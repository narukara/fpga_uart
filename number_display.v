==> flow/design.v <==
`timescale 1ps/1ps
module number_display (input CLK,              
                       input [24:1] num,
                       output reg [6:0] seg,
                       output reg [5:0] sel);
    reg [2:0] count;
    always @(negedge CLK) begin
        if (count == 3'd5) begin
            count <= 3'b0;
        end
        else begin
            count <= count + 1'b1;
        end
    end
    always @(count) begin
        case (count)
            0 : sel      = 6'b 011111;
            1 : sel      = 6'b 101111;
            2 : sel      = 6'b 110111;
            3 : sel      = 6'b 111011;
            4 : sel      = 6'b 111101;
            5 : sel      = 6'b 111110;
            default: sel = 6'b 111111;
        endcase
    end
    reg [4:1] n;
    always @(count) begin
        case (count)
            0 : n       = num[4:1];
            1 : n       = num[8:5];
            2 : n       = num[12:9];
            3 : n       = num[16:13];
            4 : n       = num[20:17];
            5 : n       = num[24:21];
            default : n = 4'b0;
        endcase
        case (n)
            0 : seg  = 7'b 0000001;
            1 : seg  = 7'b 1001111;
            2 : seg  = 7'b 0010010;
            3 : seg  = 7'b 0000110;
            4 : seg  = 7'b 1001100;
            5 : seg  = 7'b 0100100;
            6 : seg  = 7'b 1100000;
            7 : seg  = 7'b 0001111;
            8 : seg  = 7'b 0000000;
            9 : seg  = 7'b 0001100;
            10 : seg = 7'b 0001000;
            11 : seg = 7'b 1100000;
            12 : seg = 7'b 0110001;
            13 : seg = 7'b 1000010;
            14 : seg = 7'b 0110000;
            15 : seg = 7'b 0111000;
        endcase
    end
endmodule
From RTL to reports: number_display
The steps from the RTL of number_display to its reports follow in flow order.
Line numbers count from 1 in the design file above.
Operators carry their Yosys type and port widths (W data, S select, Z words).
Cell names lack the library's common part.
A cell with n/a has no value.
- top module: number_display
- clock: CLK
- cell library: sky130hd
- timing corner: tt_025C_1v80

Word level
Yosys after proc, flatten, opt, wreduce and memory -nomap, before mapping. Enables and synchronous resets that opt folds into registers are not counted as muxes. Memory bits, and registers merged into a memory's read port (data or address), are not among the register bits. Print and check cells are not counted. Equal cells are merged and count once.
Yosys's memory passes give these memory sizes; they may raise the number of words (mostly to a power of two), join words into wider ones and drop unused or constant bits.
- noted bits in registers: 3
- memory bits (read-only): 112
- memories kept: 1
- noted bits of input ports: 25
- output and inout port bits at 13
- cells after elaboration at 11
- memory list (name ; words ; width ; read ports ; write ports ; line ; source):
    (no name shown) ; 16 ; 7 ; 1 ; 0 ; 37 ; case (n)
- add/subtract/negate cells at 1
- equal/unequal tests: 5
- noted mux-type cells: 2
- reductions and logical operators: 1
- operator list (cell ; number):
    $pmux W6 S6 ; 1
    $pmux W4 S6 ; 1
    $eq A3 B2 Y1 const B ; 2
    $eq A3 B3 Y1 const B ; 2
    $add A3 B1 Y3 const B ; 1
    $eq A3 B1 Y1 const B ; 1
    $logic_not A3 Y1 ; 1

Longest topological paths
Longest topological path by Yosys (ltp), each cell counted once; first at word level (registers and memories cut), then after technology mapping (sequential cells cut; the memories' decode and read muxes count).
- depth after elaboration: 2
- ABC_AREA at 0
- noted depth in mapped cells: 11
- depth with buffers taken out: 11

Mapped cells and area
The flow's flattened synthesis, as Yosys stat reports it; memories are mapped. The netlist is that of the ABC_AREA named above (0 if unset); the other value can give another one.
The area totals of this step are shown rounded.
- cell count: 89
- chip area (Yosys) at 694 µm²
- noted area of sequential cells: 60.1 µm²
- mapped flip-flops: 3
- buffer cells: 5
- cells by type (cell ; number ; total area (µm²)):
    ha_1 ; 11 ; 137.632
    dfxtp_1 ; 3 ; 60.058
    a222oi_1 ; 4 ; 40.038
    inv_1 ; 8 ; 30.029
    mux2i_1 ; 3 ; 30.029
    nor2_1 ; 8 ; 30.029
    a21oi_1 ; 5 ; 25.024
    buf_6 ; 2 ; 22.522
    mux2_2 ; 2 ; 22.522
    a32o_1 ; 2 ; 20.019
    nand3_1 ; 4 ; 20.019
    nand2_1 ; 5 ; 18.768
    o22ai_1 ; 3 ; 18.768
    a211o_1 ; 2 ; 17.517
    mux2_4 ; 1 ; 15.014
    and2_1 ; 2 ; 12.512
    nor4_2 ; 1 ; 12.512
    or3_1 ; 2 ; 12.512
Other cell types: 20; their cells: 21.

Appendix: measured runs

number_display through Yosys and OpenROAD on sky130hd: 2 stored runs, unordered, with their settings and measured results. The constraints put input and output delay at 20% of the set period each and load the outputs with 0.01 pF.
"power" is the tool's figure for a default switching activity; nothing was simulated.
Measured values are rounded.

Flow run 1
Settings were period_ns = 8.36; CAP_MARGIN = 20; CORE_MARGIN = 2; CORE_UTILIZATION = 40; SLEW_MARGIN = 20
- noted the setup slack of the worst path: -0.265 ns
- final utilization: 82.9 %
- worst hold slack after layout at 0.450 ns
- total negative slack on setup checks: -0.626 ns
- synthesis area: 694 µm²
- power at 0.0596 mW
- die outline area: 2090 µm²
- standard-cell area after layout: 1390 µm²

Flow run 2
Settings were period_ns = 10.1; CORE_UTILIZATION = 15; SETUP_SLACK_MARGIN = 1.96; PLACE_DENSITY_LB_ADDON = 0.09; CORE_MARGIN = 5; CELL_PAD_IN_SITES_GLOBAL_PLACEMENT = 2; TNS_END_PERCENT = 100; ABC_AREA = 0; CAP_MARGIN = 20; SLEW_MARGIN = 20
- noted the setup slack of the worst path: 0.295 ns
- final utilization: 34.1 %
- worst hold slack after layout at 0.451 ns
- total negative slack on setup checks: 0.000 ns
- synthesis area: 694 µm²
- power at 0.0601 mW
- die outline area: 6090 µm²
- standard-cell area after layout: 1510 µm²
