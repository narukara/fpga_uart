==> flow/design.v <==
`timescale 1ps/1ps
module sender (input CLK,            
               input start,          
               input [8:1] message,
               output TX);
    reg set;
    reg last;
    always @(posedge CLK) begin
        last <= start;
        set  <= last & (~start);
    end
    wire [11:1] Q;
    shift_reg #(11) sr ({1'b1, ~^message, message, 1'b0}, CLK, set, 1'b1, 1'b1, Q);
    assign TX = Q[1];
endmodule
`timescale 1ps/1ps
module shift_reg #(parameter length = 8)
                  (input [length:1] data,
                   input CLK,
                   input set,                 
                   input dir,                 
                   input in,
                   output reg [length:1] Q);
    always @(negedge CLK) begin
        if (set == 1'b1) begin
            Q <= data;
        end
        else begin
            if (dir == 1'b0)begin
                Q    <= Q << 1;
                Q[1] <= in;
            end
            else begin
                Q         <= Q >> 1;
                Q[length] <= in;
            end
        end
    end
endmodule
# --- From RTL to reports: sender ---
# What the tools print for sender, step after step.
# Lines are those of the file above, counted from 1.
# Operators: Yosys type, input widths -> output width; for muxes data width and select width s.
# Cell names lack the library's common part.
design:
  top_module: "sender"
  clock_port: "CLK"
  library: "sky130hd"
  corner: "tt_025C_1v80"

# --- After elaboration ---
# Yosys after proc, flatten, opt, wreduce and memory -nomap, before mapping. Enables and synchronous resets that opt folds into registers are not counted as muxes. Memory bits, and registers merged into a memory's read port (data or address), are not among the register bits. Print and check cells are not counted. Equal cells are merged and count once.
word_totals:
  input_bits: 10
  reg_bits: 12
op_classes:
  bitwise: 2
  reduce_logical: 1
  muxes: 1
ops:
  columns: ["op", "count"]
  rows:
  - ["$reduce_xnor 8->1", 1]
  - ["$mux 8", 1]
  - ["$and 1x1->1", 1]
  - ["$not 1->1", 1]

# --- Longest topological paths ---
# Yosys ltp: most cells in a row. Word level: on the elaborated netlist, between registers, memories and ports. Mapped: between sequential cells and ports; inverters and the memories' decode and read muxes count.
logic_depth:
  depth_word: 2
  ABC_AREA: 0
  ltp_mapped: 4
  mapped_depth_nobuf: 4

# --- After synthesis ---
# Source: synth_stat.txt of the flow (Yosys; design flattened, memories mapped). It holds for the ABC_AREA given above (unset counts as 0); a run with the other value may have another netlist.
synth_totals:
  stdcells: 32
  ffs: 12
  sequential_area_mm2: 0.0002402
  synth_area_mm2: 0.0004166
by_type:
  columns: ["cell", "count", "type_area_um2"]
  rows:
  - ["dfxtp_1", 12, 240.23]
  - ["mux2_2", 8, 90.086]
  - ["xnor2_1", 6, 52.55]
  - ["nor2b_1", 2, 12.512]
  - ["xor2_1", 1, 8.758]
  - ["buf_2", 1, 5.005]
  - ["inv_1", 1, 3.754]
  - ["nand2_1", 1, 3.754]
# By module: a second synthesis without flattening, with its own total; a netlist apart from the flattened one above.
unflattened:
  cells_unflattened: 60
  hier_area_mm2: 0.0005668
# Rows give one instance, submodules left out.
by_module:
  columns: ["module", "n_inst", "cells", "mod_area_mm2"]
  rows:
  - ["shift_reg #(length=11)", 1, 48, 0.0004517]
  - ["sender", 1, 12, 0.0001151]

## Implementation results

Top module sender; platform sky130hd; tools Yosys and OpenROAD; 2 stored runs in no particular order. Input and output delays are each 20% of the period that was set; the output load is 0.01 pF.
"design_power_mw": no workload was simulated; the value follows from the tool's default switching activity.

--- flow run A ---
==> flow/run.sh <==
#!/bin/bash
# the make line also repeats the synthesis and layout settings of config.mk as NAME=value (left out here)
make -C /OpenROAD-flow-scripts/flow DESIGN_CONFIG=/design/flow/config.mk WORK_HOME=/design/flow/orfs CLKGATE_MAP_FILE= finish
==> flow/config.mk <==
export PLATFORM = sky130hd
export DESIGN_NAME = sender
export DESIGN_NICKNAME = sender
export VERILOG_FILES = /design/flow/design.v
export SDC_FILE = /design/flow/constraint.sdc
export NUM_CORES = 4
export LEC_CHECK = 0
export CAP_MARGIN = 20
export CORE_MARGIN = 2
export CORE_UTILIZATION = 31
export GPL_ROUTABILITY_DRIVEN = 0
export MAX_ROUTING_LAYER = met4
export MIN_ROUTING_LAYER = met2
export SLEW_MARGIN = 20
==> flow/constraint.sdc <==
create_clock -name core_clock -period 1.3 [get_ports {CLK}]
set_input_delay 0.2600 -clock core_clock [delete_from_list [all_inputs] [get_ports {CLK}]]
set_output_delay 0.2600 -clock core_clock [all_outputs]
set_load 0.01 [all_outputs]

==> results, as YAML <==
results:
  finish.stdcell_area_mm2: 0.0007782
  layout_utilization_frac: 0.606
  total_die_area_mm2: 0.0016532
  synthArea_mm2: 0.0004166
  hold_worst_slack_ns: 0.441
  design_power_mw: 1.073
  tns_setup_ns: -2.584
  setup_worst_slack_ns: -0.354

--- flow run B ---
==> flow/run.sh <==
#!/bin/bash
# the make line also repeats the synthesis and layout settings of config.mk as NAME=value (left out here)
make -C /OpenROAD-flow-scripts/flow DESIGN_CONFIG=/design/flow/config.mk WORK_HOME=/design/flow/orfs CLKGATE_MAP_FILE= finish
==> flow/config.mk <==
export PLATFORM = sky130hd
export DESIGN_NAME = sender
export DESIGN_NICKNAME = sender
export VERILOG_FILES = /design/flow/design.v
export SDC_FILE = /design/flow/constraint.sdc
export NUM_CORES = 4
export LEC_CHECK = 0
export ABC_AREA = 0
export CAP_MARGIN = 20
export CELL_PAD_IN_SITES_DETAIL_PLACEMENT = 1
export CELL_PAD_IN_SITES_GLOBAL_PLACEMENT = 0
export CORE_MARGIN = 4
export CORE_UTILIZATION = 44
export CTS_CLUSTER_DIAMETER = 155
export CTS_CLUSTER_SIZE = 41
export GPL_TIMING_DRIVEN = 1
export PLACE_DENSITY = 0.85
export SETUP_SLACK_MARGIN = -0.12
export SLEW_MARGIN = 20
export TNS_END_PERCENT = 30
==> flow/constraint.sdc <==
create_clock -name core_clock -period 2.56 [get_ports {CLK}]
set_input_delay 0.5120 -clock core_clock [delete_from_list [all_inputs] [get_ports {CLK}]]
set_output_delay 0.5120 -clock core_clock [all_outputs]
set_load 0.01 [all_outputs]

==> results, as YAML <==
outcome: "unfinished; error PDN-0185 in floorplanning"
